==> flow/design.v <==
`timescale 1ns / 1ps
module lfsr_16( input clk, input reset, output q) ; 
reg [15:0] shift ;  
wire xor_out = shift[15] ^ shift[14] ^ shift[12] ^ shift[3] ;     
always @ (posedge clk) 
if (reset) shift <= 16'b1111111111111111 ;  
else shift <= { xor_out , shift[15:1] } ;   
assign q = shift[0] ;  
endmodule
**Tool chain data of lfsr_16**

What the tools print for lfsr_16, step after step.
Lines are those of the file above, counted from 1.
Operators carry their Yosys type and port widths (W data, S select, Z words).
Cell names lack the library's common part.
The mark - stands for no value.

- Top module: lfsr_16
- Clock port: clk
- Cell library: sky130hd
- Timing corner: tt_025C_1v80

**Word-level counts**

Yosys after proc, flatten, opt, wreduce and memory -nomap, before mapping. Enables and synchronous resets that opt folds into registers are not counted as muxes. Memory bits, and registers merged into a memory's read port (data or address), are not among the register bits. Print and check cells are not counted. Equal cells are merged and count once.

- Bitwise operators: 3

Operators by type and width:

| operator | count |
|---|---|
| $xor A1 B1 Y1 | 3 |

- Bits of input ports: 2
- Output and inout port bits: 1
- Flip-flop bits (word level): 16

**Logic depth**

Longest topological path by Yosys (ltp), each cell counted once; first at word level (registers and memories cut), then after technology mapping (sequential cells cut; the memories' decode and read muxes count).

- Depth after elaboration: 3
- ABC_AREA: 0
- Depth in mapped cells: 3
- Gate-level depth less buffers: 3

**Netlist**

Yosys stat after the flow's synthesis: flattened, memories mapped to cells. It holds for the ABC_AREA given above (unset counts as 0); a run with the other value may have another netlist.

Cell types:

| type | count |
|---|---|
| dfxtp_1 | 16 |
| or2_2 | 8 |
| or2_1 | 7 |
| xor2_1 | 2 |
| buf_6 | 1 |
| xnor2_1 | 1 |
| nand2b_1 | 1 |

- Flip-flop cells: 16
- Buffer cells: 1
- Cell area after synthesis: 457.9 um^2
- Cell count: 36

**Path before layout**

Source: OpenSTA report_checks on the synthesized netlist (no wires, ideal clock, input and output delay 20% of the period each), path of least setup slack; recovery checks are left aside. Register names are those of the netlist, which keeps one name where synthesis merged equal registers.

- Path kind: register to register
- Start: register shift[15]
- End: register shift[15]
- Stages: 4
- Library setup time: 117 ps
- Launch time at the first pin: 0 ps
- Period: 850 ps
- Path delay: 776 ps
- Setup slack: 74 ps
- Data arrival time: 659 ps
- Period reached after synthesis: 776 ps

"path delay" = arrival - input delay + setup time.
"stages" counts driving pins, that of a launching flip-flop among them; a cell with two outputs on the path counts twice.
"period reached after synthesis" is the clock period less the worst setup slack; recovery checks do not enter. This is arithmetic on one report: input and output delays are still those of the set period (20% each).
Between the ends stands the longest chain of elaborated cells between them, by number of cells; it is not shown to be the way that was timed. Of several equally long chains one is given.
A line is the first line of the expression or statement that the cell stems from. Yosys adds cells for indexed reads and writes and turns some case tables into memories.

- Cells stage by stage: dfxtp_1 > xor2_1 > xnor2_1 > nand2b_1
- Cells in the longest elaborated chain: 3
- Elaborated cells on any way between the ends: 3
- RTL lines with such cells: 1
- Classes of those cells: 3 x logic

RTL lines, path after synthesis:

| item | RTL line | text |
|---|---|---|
| start, declared | 3 | `reg [15:0] shift ;` |
| start, assigned | 6 | `if (reset) shift <= 16'b1111111111111111 ;` |
| start, assigned | 7 | `else shift <= { xor_out , shift[15:1] } ;` |
| $xor A1 B1 Y1 x3 | 4 | `wire xor_out = shift[15] ^ shift[14] ^ shift[12] ^ shift[3] ;` |
| end, assigned | 6 |  |
| end, assigned | 7 |  |
| end, declared | 3 |  |

**Timing after layout**

From the final timing report of run B: the path of least setup slack in the routed layout; clock arrival at registers is part of the times.
The path's times are printed in steps of 10 ps; the period is the one set.

- Path kind: register to output
- Start: register shift[0]
- End: output port q
- External output delay: 240 ps
- Setup slack: 130 ps
- Period: 1220 ps
- Launch time at the first pin: 270 ps
- Data arrival time: 840 ps
- Stages: 2

- Cells stage by stage: dfxtp_1 > dlygate4sd2_1
- Cells in the longest elaborated chain: 0
- Elaborated cells on any way between the ends: 0
- RTL lines with such cells: 0

RTL lines, path post-layout:

| item | RTL line | text |
|---|---|---|
| start, declared | 3 | `reg [15:0] shift ;` |
| start, assigned | 6 | `if (reset) shift <= 16'b1111111111111111 ;` |
| start, assigned | 7 | `else shift <= { xor_out , shift[15:1] } ;` |
| end, declared | 2 | `module lfsr_16( input clk, input reset, output q) ;` |

--- measured runs ---
Measured data: module lfsr_16, platform sky130hd, 2 stored runs of the flow under differing settings, order arbitrary. Input and output delays are each 20% of the period that was set; the output load is 0.01 pF.
"period reached" is the run's clock period less its worst setup slack. It is reckoned from that one timing run; input and output delays stay at 20% of the period that was set.
By "allowed time less slack (worst setup path)" is meant the share of the clock period that the worst setup path is allowed (20% is reserved at inputs, 20% at outputs), minus its slack. Clock arrival times at its registers enter into it.
"total power of the final layout": no workload was simulated; the value follows from the tool's default switching activity.
"allowed time less slack (worst setup path)" is known to 10 ps.

### Run A

Settings: `period_ns=0.677`, `CORE_UTILIZATION=57`, `SETUP_SLACK_MARGIN=-0.05`, `PLACE_DENSITY_LB_ADDON=0.09`, `CORE_MARGIN=5`, `CELL_PAD_IN_SITES_DETAIL_PLACEMENT=0`, `CAP_MARGIN=35`, `SLEW_MARGIN=20`

Stopped before the end: floorplanning reported PDN-0185.

### Run B

Settings: `period_ns=1.22`, `CAP_MARGIN=20`, `CORE_MARGIN=2`, `CORE_UTILIZATION=40`, `SLEW_MARGIN=20`

- Post-synthesis cell area: 457.9 um^2
- Die area: 1431.5 um^2
- Area of the standard cells in the finished layout: 519.2 um^2
- Final design utilization: 0.48
- Setup slack of the worst path: 134 ps
- Post-route setup TNS: 0 ps
- Post-route worst hold slack: 413 ps
- Total power of the final layout: 0.0009181 W
- Period reached: 1086 ps
- Allowed time less slack (worst setup path): 840 ps
- Worst setup path kind: register to output
--- end ---
