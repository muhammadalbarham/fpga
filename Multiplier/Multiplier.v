==> flow/design.v <==
`timescale 1ns / 1ps
module Multiplier_Binary(start , reset_b , clock , Multiplicand , Multiplier , Product , Ready);
input start ;     
input reset_b ;   
input clock ;     
parameter dp_width = 5 ; 
input [dp_width-1:0]  Multiplicand ;  
input [dp_width-1:0]  Multiplier ;
output Ready ;
output [2*dp_width-1:0] Product  ; 
parameter BC_size = 3 ;     
parameter S_idle = 3'b001 , S_add = 3'b010, S_shift = 3'b100;  
reg [2:0] state , next_state ;  
reg [dp_width-1:0] A, B, Q ;    
reg C ; 
reg [BC_size-1:0] P ; 
reg Load_regs, Decr_P , Add_regs, Shift_regs ;   
assign Product = {A,Q} ; 
wire zero = (P==0) ; 
wire Ready= (state== S_idle) ; 
always @(posedge clock, negedge reset_b) 
if(~reset_b) state <= S_idle ; else state <= next_state ; 
always @(state, start, Q[0] , zero) 
begin 
next_state = S_idle ; 
Load_regs = 0 ; 
Decr_P = 0 ;
Add_regs = 0 ; 
Shift_regs = 0; 
case(state) 
S_idle  : begin if(start)  next_state = S_add ; Load_regs = 1 ; end 
S_add   : begin if(Q[0]) Add_regs = 1 ; Decr_P = 1 ; next_state = S_shift ; end 
S_shift : begin if(zero) next_state = S_idle ; else next_state = S_add ; Shift_regs =1 ; end 
default : next_state = S_idle ; 
endcase 
end 
always @(posedge clock) begin 
if(Load_regs)
begin 
A <= 0 ; C <= 0 ; P <= dp_width ; B <= Multiplicand ; Q <= Multiplier ;  
end
if(Add_regs) {C,A} <= A + B ; 
if(Shift_regs) {C,A,Q} <= {C,A,Q} >> 1 ; 
if (Decr_P) P <= P - 1 ; 
end
endmodule
---- Step by step through the tools: Multiplier_Binary ----
Tool output for the design above, in the order of the flow.
Line numbers count from 1 in the design file above.
A cell with -- has no value.
set-up
  top ..................................... Multiplier_Binary
  clock port .............................. clock
  cell library ............................ sky130hd
  library corner .......................... tt_025C_1v80

---- Word-level counts ----
Counts by Yosys on the flattened word-level netlist (proc, flatten, opt, wreduce; memories kept). Register bits leave out memories and registers merged into their read ports (data or address). Print and check cells are left out. Cells with the same type and inputs are merged into one.
bit counts
  register bits after elaboration ......... 22
  input bits .............................. 13
  output and inout port bits .............. 11
  elaborated cells ........................ 33
cells by class
  add/sub/neg operators ................... 2
  eq/ne operators ......................... 3
  muxes and demuxes ....................... 17
  reduce/logical cells .................... 5
operators with widths
  kind                                                                 number
  5-bit two-way mux                                                    5
  3-bit case mux with 3-bit select                                     1
  1-bit two-way mux                                                    7
  2-bit nonzero test                                                   3
  5-bit by 5-bit adder with 6-bit output                               1
  3-bit two-way mux                                                    2
  2-bit two-way mux                                                    2
  3-bit by 1-bit subtractor with 3-bit output (second input constant)  1
  3-bit by 1-bit == test with 1-bit output (second input constant)     1
  3-bit by 2-bit == test with 1-bit output (second input constant)     1
  3-bit == test (second input constant)                                1
  3-bit zero test                                                      1
  3-bit nonzero test                                                   1

---- Logic depth ----
Depth = most cells in a row (Yosys ltp): at word level without a register or memory, in the mapped netlist without a sequential cell, where the memories' decode and read muxes count.
logic depth
  depth after elaboration ................. 5
  ABC_AREA ................................ 0
  mapped depth ............................ 6
  gate-level depth less buffers ........... 6

---- After synthesis ----
The flow's flattened synthesis, as Yosys stat reports it; memories are mapped. The netlist is that of the ABC_AREA named above (0 if unset); the other value can give another one.
mapped netlist
  cells in the netlist .................... 78
  mapped area ............................. 1,057.3 µm²
  sequential part of the area ............. 636.9 µm²
  mapped flip-flops ....................... 22
  buffer cells ............................ 1
cells by type
  type                       number  total area (µm²)
  sky130_fd_sc_hd__edfxtp_1  18      540.518
  sky130_fd_sc_hd__ha_1      7       87.584
  sky130_fd_sc_hd__mux2_2    5       56.304
  sky130_fd_sc_hd__dfrtp_1   2       50.048
  sky130_fd_sc_hd__inv_1     8       30.029
  sky130_fd_sc_hd__dfstp_2   1       26.275
  sky130_fd_sc_hd__nand2b_1  4       25.024
  sky130_fd_sc_hd__nand2_1   6       22.522
  sky130_fd_sc_hd__a32o_1    2       20.019
  sky130_fd_sc_hd__dfxtp_1   1       20.019
  sky130_fd_sc_hd__fa_1      1       20.019
  sky130_fd_sc_hd__o21ai_0   3       15.014
  sky130_fd_sc_hd__o22ai_1   2       12.512
  sky130_fd_sc_hd__a2111o_1  1       11.261
  sky130_fd_sc_hd__and3_4    1       11.261
  sky130_fd_sc_hd__a21oi_1   2       10.01
  sky130_fd_sc_hd__a211o_1   1       8.758
  sky130_fd_sc_hd__a22o_1    1       8.758
Not listed: further types 11, cells in them 12.

---- Timing after synthesis ----
Path of least setup slack by OpenSTA after synthesis, without wires, with an ideal clock, recovery checks aside; 20% of the period is set as input and as output delay. Where synthesis merged equal registers, the netlist keeps one of their names.
timing post-synthesis
  path type ............................... register to register
  from .................................... reg A[2]
  to ...................................... reg A[3]
  period .................................. 1.83 ns
  time at the first pin ................... 0.000 ns
  arrival time ............................ 1.504 ns
  required time ........................... 1.573 ns
  setup slack ............................. 0.069 ns
  path delay .............................. 1.761 ns
  driving pins on the path ................ 5
  path buffers ............................ 0
  period reached after synthesis .......... 1.761 ns
"path delay" is the arrival time less input delay plus setup time.
"driving pins on the path": output pins that drive a net of the path, with the launching flip-flop's if there is one; two outputs of one cell count as two.
"period reached after synthesis" = period - worst setup slack (recovery checks aside). The figure is calculated, with input and output delays left at 20% of the set period.
Between the ends stands the longest chain of elaborated cells between them, by number of cells; it is not shown to be the way that was timed. Of several equally long chains one is given.
Each line given opens the expression or statement behind the cell; cells for indexed reads and writes are added by Yosys, which also makes memories of some case tables.
on the way, post-synthesis
  path through ............................ sky130_fd_sc_hd__edfxtp_1 -> sky130_fd_sc_hd__ha_1 -> sky130_fd_sc_hd__and3_4 -> sky130_fd_sc_hd__or3_1 -> sky130_fd_sc_hd__a32o_1
  cells in the longest elaborated chain ... 3
  elaborated cells on any way between the ends .. 3
  RTL lines with such cells ............... 2
  those cells by class .................... add/sub (1); mux (2)
RTL lines, path post-synthesis
  element                                 line  text
  start: declaration                      14    reg [dp_width-1:0] A, B, Q ;
  start: assignment                       40    A <= 0 ; C <= 0 ; P <= dp_width ; B <= Multiplicand ; Q <= Multiplier ;
  5-bit by 5-bit adder with 6-bit output  42    if(Add_regs) {C,A} <= A + B ;
  5-bit two-way mux                       42
  5-bit two-way mux                       43    if(Shift_regs) {C,A,Q} <= {C,A,Q} >> 1 ;
  end: assignment                         40
  end: declaration                        14

---- Worst path after layout ----
From the final timing report of flow run 1: the path of least setup slack in the routed layout; clock arrival at registers is part of the times.
timing post-layout
  path type ............................... register to register
  from .................................... reg B[0]
  to ...................................... reg A[4]
  period .................................. 1.76 ns
  time at the first pin ................... 0.30 ns
  arrival time ............................ 1.86 ns
  required time ........................... 1.90 ns
  setup slack ............................. 0.04 ns
  driving pins on the path ................ 7
  path buffers ............................ 0
Between the ends stands the longest chain of elaborated cells between them, by number of cells; it is not shown to be the way that was timed. Of several equally long chains one is given.
on the way, post-layout
  path through ............................ sky130_fd_sc_hd__edfxtp_1 -> sky130_fd_sc_hd__ha_2 -> sky130_fd_sc_hd__inv_2 -> sky130_fd_sc_hd__fa_2 -> sky130_fd_sc_hd__nand2b_4 -> sky130_fd_sc_hd__a2111o_1 -> sky130_fd_sc_hd__o221ai_2
  cells in the longest elaborated chain ... 3
  elaborated cells on any way between the ends .. 3
  RTL lines with such cells ............... 2
  those cells by class .................... add/sub (1); mux (2)
RTL lines, path post-layout
  element                                 line  text
  start: declaration                      14    reg [dp_width-1:0] A, B, Q ;
  start: assignment                       40    A <= 0 ; C <= 0 ; P <= dp_width ; B <= Multiplicand ; Q <= Multiplier ;
  5-bit by 5-bit adder with 6-bit output  42    if(Add_regs) {C,A} <= A + B ;
  5-bit two-way mux                       42
  5-bit two-way mux                       43    if(Shift_regs) {C,A,Q} <= {C,A,Q} >> 1 ;
  end: assignment                         40
  end: declaration                        14

Top module Multiplier_Binary; platform sky130hd; tools Yosys and OpenROAD; 2 stored runs in no particular order. Input and output delays are each 20% of the period that was set; the output load is 0.01 pF.
"achieved clock period" means the clock period less the worst setup slack. The figure is calculated, with input and output delays left at 20% of the set period.
"allowed time less slack (worst setup path)" is the time allowed to the run's worst setup path (the clock period less input and output delay, where it has them) less its slack. Clock arrival times count: a late capture clock shortens it, a late launch clock lengthens it.

---- flow run 1 ----
settings
  period_ns = 1.76
  SETUP_SLACK_MARGIN = 0.45
  CAP_MARGIN = 20
  CORE_MARGIN = 2
  CORE_UTILIZATION = 40
  SLEW_MARGIN = 20
results
  utilization of the finished layout ...... 60.7%
  area inside the die boundary ............ 3,070.3 µm²
  area of the synthesized netlist ......... 1,057.3 µm²
  worst setup slack after layout .......... 0.037 ns
  standard-cell area after layout ......... 1,516.5 µm²
  setup TNS ............................... 0.000 ns
  achieved clock period ................... 1.723 ns
  allowed time less slack (worst setup path) .. 1.72 ns
  kind of the worst setup path ............ register to register

---- flow run 2 ----
settings
  period_ns = 1.36
  CORE_UTILIZATION = 38
  SETUP_SLACK_MARGIN = 0.34
  PLACE_DENSITY_LB_ADDON = 0.1
  CORE_ASPECT_RATIO = 1.13
  TNS_END_PERCENT = 20
  CTS_CLUSTER_SIZE = 76
  SLEW_MARGIN = 30
  MIN_ROUTING_LAYER = met1
  MAX_ROUTING_LAYER = met5
  CAP_MARGIN = 20
  CORE_MARGIN = 2
results
  utilization of the finished layout ...... 60.6%
  area inside the die boundary ............ 3,220.9 µm²
  area of the synthesized netlist ......... 1,057.3 µm²
  worst setup slack after layout .......... -0.342 ns
  standard-cell area after layout ......... 1,621.6 µm²
  setup TNS ............................... -1.000 ns
  achieved clock period ................... 1.702 ns
  allowed time less slack (worst setup path) .. 1.70 ns
  kind of the worst setup path ............ register to register
